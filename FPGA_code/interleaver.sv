==> flow/design.v <==
package system_parameters;
parameter INPUT_DATA_BITWIDTH = 32;
parameter SCALING_FACTOR_BITWIDTH = 12;
parameter QUANTIZATION_BITWIDTH = 12;
parameter BLOCK_SIZE = 1024;
parameter MAX_SCALING_FACTOR_VALUE = 4095;  
parameter MAX_QUANTIZATION_VALUE = 2047;  
parameter OUTPUT_DATA_BITWIDTH = INPUT_DATA_BITWIDTH;
endpackage
import system_parameters::*;
module interleaver
(
   input    reg                                 clk,
   input    reg                                 rst,
   input    reg                                 comma,
   input    reg [QUANTIZATION_BITWIDTH*2-1:0]   quantizedData,
   input    reg [SCALING_FACTOR_BITWIDTH-1:0]   scalingFactorIn,
   input    reg [SCALING_FACTOR_BITWIDTH-1:0]   controlData,  
   output   reg [INPUT_DATA_BITWIDTH-1:0]       interleavedData
);
reg  [SCALING_FACTOR_BITWIDTH-1:0]                      controlDataShiftReg = 12'h000;
reg  [INPUT_DATA_BITWIDTH-QUANTIZATION_BITWIDTH*2-1:0]  partialData = 8'h0;
reg                                                     sendScalingFactor = 1'b0;
reg  [1:0]                                              countParts = 2'h0;
always@(posedge clk)begin
   if(rst)begin
      countParts <= 2'h0;
      sendScalingFactor <= 1'b0;
      controlDataShiftReg <= 12'h000;
   end
   else if(comma)begin
      countParts <= 2'h2;
      sendScalingFactor <= 1'b1;
      controlDataShiftReg <= 12'h000;
   end
   else if(countParts == 2'h2)begin
      if(sendScalingFactor == 1'b1)begin
         controlDataShiftReg <= scalingFactorIn;
         sendScalingFactor <= 1'b0;
      end
      else begin
         controlDataShiftReg <= controlData;
      end
      countParts <= 2'h0;
   end
   else begin
      controlDataShiftReg <= {controlDataShiftReg[7:0], 4'h0};
      countParts <= countParts + 2'h1;
   end
end
always@(posedge clk)begin
   if(rst)begin
      interleavedData <= 32'h0000_0000;
   end
   else if(comma)begin  
      interleavedData <= {scalingFactorIn[7:4],quantizedData[QUANTIZATION_BITWIDTH*2-1:QUANTIZATION_BITWIDTH],scalingFactorIn[3:0],quantizedData[QUANTIZATION_BITWIDTH-1:0]};
   end
   else begin
      interleavedData <= {controlDataShiftReg[SCALING_FACTOR_BITWIDTH-1:8], quantizedData};
   end
end
endmodule
== From RTL to reports: interleaver ==
The steps from the RTL of interleaver to its reports follow in flow order.
Lines are those of the file above, counted from 1.
Cell names lack the library's common part.
The mark n/a stands for no value.
Design
  design top: interleaver
  clock input: clk
  cell library: sky130hd
  corner: tt_025C_1v80

== Word-level counts ==
Source: Yosys, flattened and elaborated, memories not mapped. Widths are those after wreduce. Registers that Yosys merges into a memory's read port (data or address) are not register bits. Print and check cells do not count. Equal cells are merged and count once.
Operators by class
  $add $sub $neg: 1
  equality and inequality tests: 1
  muxes and demuxes: 7
  bitwise operators: 2
  reductions and logical operators: 5
Operators with widths (number)
  28-bit two-way mux: 1
  12-bit two-way mux: 2
  3-bit OR reduction: 2
  2-bit OR reduction: 2
  2-bit two-way mux: 2
  1-bit inverter: 2
  2-bit by 1-bit adder with 2-bit output with constant B: 1
  2-bit equality test with constant B: 1
  2-bit nonzero test: 1
  1-bit two-way mux: 2
Bit counts
  bits in registers: 47
  input port bits: 51
  output and inout bits: 32
  elaborated cells: 23

== Logic depth ==
Depth = most cells in a row (Yosys ltp): at word level without a register or memory, in the mapped netlist without a sequential cell, where the memories' decode and read muxes count.
Depth
  depth after elaboration: 3
  ABC_AREA: 0
  depth in mapped cells: 4
  depth with buffers taken out: 3

== After synthesis ==
Yosys stat after the flow's synthesis: flattened, memories mapped to cells. It holds for the ABC_AREA given above (unset counts as 0); a run with the other value may have another netlist.
The area totals of this step are shown rounded.
Mapped netlist
  standard cells after synthesis: 138
  mapped area: 1600 sq um
  sequential part of the area: 940 sq um
  mapped flip-flops: 47
  buffer cells: 9
Cell types
  dfxtp_1: number 47, area in all 940.902 sq um
  mux2i_1: number 28, area in all 280.269 sq um
  o2bb2ai_2: number 6, area in all 90.086 sq um
  nor2_1: number 22, area in all 82.579 sq um
  nor2b_1: number 12, area in all 75.072 sq um
  and2_1: number 4, area in all 25.024 sq um
  buf_6: number 2, area in all 22.522 sq um
  buf_2: number 4, area in all 20.019 sq um
  nor3b_4: number 1, area in all 18.768 sq um
  o2bb2ai_1: number 2, area in all 17.517 sq um
  nand2b_4: number 1, area in all 13.763 sq um
  clkbuf_1: number 3, area in all 11.261 sq um
  or3_4: number 1, area in all 11.261 sq um
  a21oi_1: number 2, area in all 10.01 sq um
  and2b_1: number 1, area in all 7.507 sq um
  nor4_1: number 1, area in all 6.256 sq um
  inv_1: number 1, area in all 3.754 sq um

== Timing after synthesis ==
OpenSTA on the mapped netlist: ideal clock, no wires. The path of least setup slack (recovery checks aside). Input and output delay are each 20% of the period. Register names are those of the netlist, which keeps one name where synthesis merged equal registers.
Timing after synthesis
  path type: input to register
  from: input rst
  to: register controlDataShiftReg[10]
  period: 1.72 ns
  input delay: 0.344 ns
  library setup time: 0.068 ns
  time at the first pin: 0.344 ns
  arrival: 1.085 ns
  required time: 1.652 ns
  slack: 0.567 ns
  delay of the path: 0.809 ns
  stages: 4
  buffers on the path: 2
  synthesis period reached: 1.153 ns
"delay of the path" is the arrival time less input delay plus setup time.
"stages" counts driving pins, that of a launching flip-flop among them; a cell with two outputs on the path counts twice.
"synthesis period reached" is the clock period less the worst setup slack; recovery checks do not enter. This is arithmetic on one report: input and output delays are still those of the set period (20% each).
Between the ends stands the longest chain of elaborated cells between them, by number of cells; it is not shown to be the way that was timed. Of several equally long chains one is given.
A line is the first line of the expression or statement that the cell stems from. Yosys adds cells for indexed reads and writes and turns some case tables into memories.
A register here has more assigning lines than the two given.
On the way, after synthesis
  cell sequence: buf_6 > or3_4 > buf_6 > o2bb2ai_2
  length of the longest elaborated chain: 1
  elaborated cells between the ends (all ways): 1
  RTL lines with such cells: 0
  classes of those cells: reduce/logical: 1
RTL lines, path after synthesis
  from (decl): RTL line 14  | input    reg                                 rst,
  2-bit OR reduction
  to (assign): RTL line 38  | controlDataShiftReg <= scalingFactorIn;
  to (assign): RTL line 42  | controlDataShiftReg <= controlData;
  to (decl): RTL line 21  | reg  [SCALING_FACTOR_BITWIDTH-1:0]                      controlDataShiftReg = 12'h000;

== Path in the finished layout ==
Path of least setup slack in the final report of run 1 (OpenROAD, finished layout, wires in). Where an end is a register, its clock arrival counts in the times.
Timing after layout
  path type: input to register
  from: input comma
  to: register controlDataShiftReg[8]
  period: 1.11 ns
  input delay: 0.22 ns
  library setup time: 0.06 ns
  time at the first pin: 0.22 ns
  arrival: 1.41 ns
  required time: 1.40 ns
  slack: -0.01 ns
  stages: 5
  buffers on the path: 3
Between the ends stands the longest chain of elaborated cells between them, by number of cells; it is not shown to be the way that was timed. Of several equally long chains one is given.
A register here has more assigning lines than the two given.
On the way, after layout
  cell sequence: clkdlybuf4s50_1 > buf_4 > nor3b_4 > buf_4 > o2bb2ai_2
  length of the longest elaborated chain: 1
  elaborated cells between the ends (all ways): 1
  RTL lines with such cells: 0
  classes of those cells: reduce/logical: 1
RTL lines, path after layout
  from (decl): RTL line 15  | input    reg                                 comma,
  2-bit OR reduction
  to (assign): RTL line 38  | controlDataShiftReg <= scalingFactorIn;
  to (assign): RTL line 42  | controlDataShiftReg <= controlData;
  to (decl): RTL line 21  | reg  [SCALING_FACTOR_BITWIDTH-1:0]                      controlDataShiftReg = 12'h000;

# Flow runs of interleaver

Below are 2 stored runs of the flow (Yosys, OpenROAD; platform sky130hd) on interleaver, each with its settings and what was measured, unordered. Constraints: input delay and output delay 20% of the set period each, output load 0.01 pF.
"achieved clock period": clock period set for the run, less the worst setup slack. It is reckoned from that one timing run; input and output delays stay at 20% of the period that was set.
"allowed time less slack (worst setup path)" = time allowed to the worst setup path (clock period - input delay - output delay, where it has them) - its slack; a late launch clock adds to it, a late capture clock takes from it.
"power consumption" rests on the timing tool's default activity at the inputs, not on a simulated workload.
The results are shown rounded.

==> run 1: settings <==
{ "period_ns": 1.11, "CORE_UTILIZATION": 47, "CAP_MARGIN": 20, "CORE_MARGIN": 2, "SLEW_MARGIN": 20 }
==> run 1: results <==
achieved clock period: 1.120 ns
allowed time less slack (worst setup path): 0.90 ns
critical path type: input to register
die size: 4000 sq um
power consumption: 3.2 mW
setup slack of the worst path: -0.010 ns
post-synthesis cell area: 1600 sq um
total negative setup slack: -0.017 ns
std-cell area (final layout): 2500 sq um
worst hold slack after layout: 0.41 ns
utilization of the finished layout: 0.75

==> run 2: settings <==
{ "period_ns": 1.02, "CORE_UTILIZATION": 41, "SETUP_SLACK_MARGIN": -0.09, "PLACE_DENSITY_LB_ADDON": 0.18, "CORE_ASPECT_RATIO": 1.14, "CELL_PAD_IN_SITES_GLOBAL_PLACEMENT": 2, "CELL_PAD_IN_SITES_DETAIL_PLACEMENT": 2, "TNS_END_PERCENT": 60, "ABC_AREA": 1, "GPL_ROUTABILITY_DRIVEN": 1, "CTS_CLUSTER_SIZE": 36, "MIN_ROUTING_LAYER": "met1", "MAX_ROUTING_LAYER": "met5", "CAP_MARGIN": 20, "CORE_MARGIN": 2, "SLEW_MARGIN": 20 }
==> run 2: results <==
not finished: placement ended with error FLW-0024
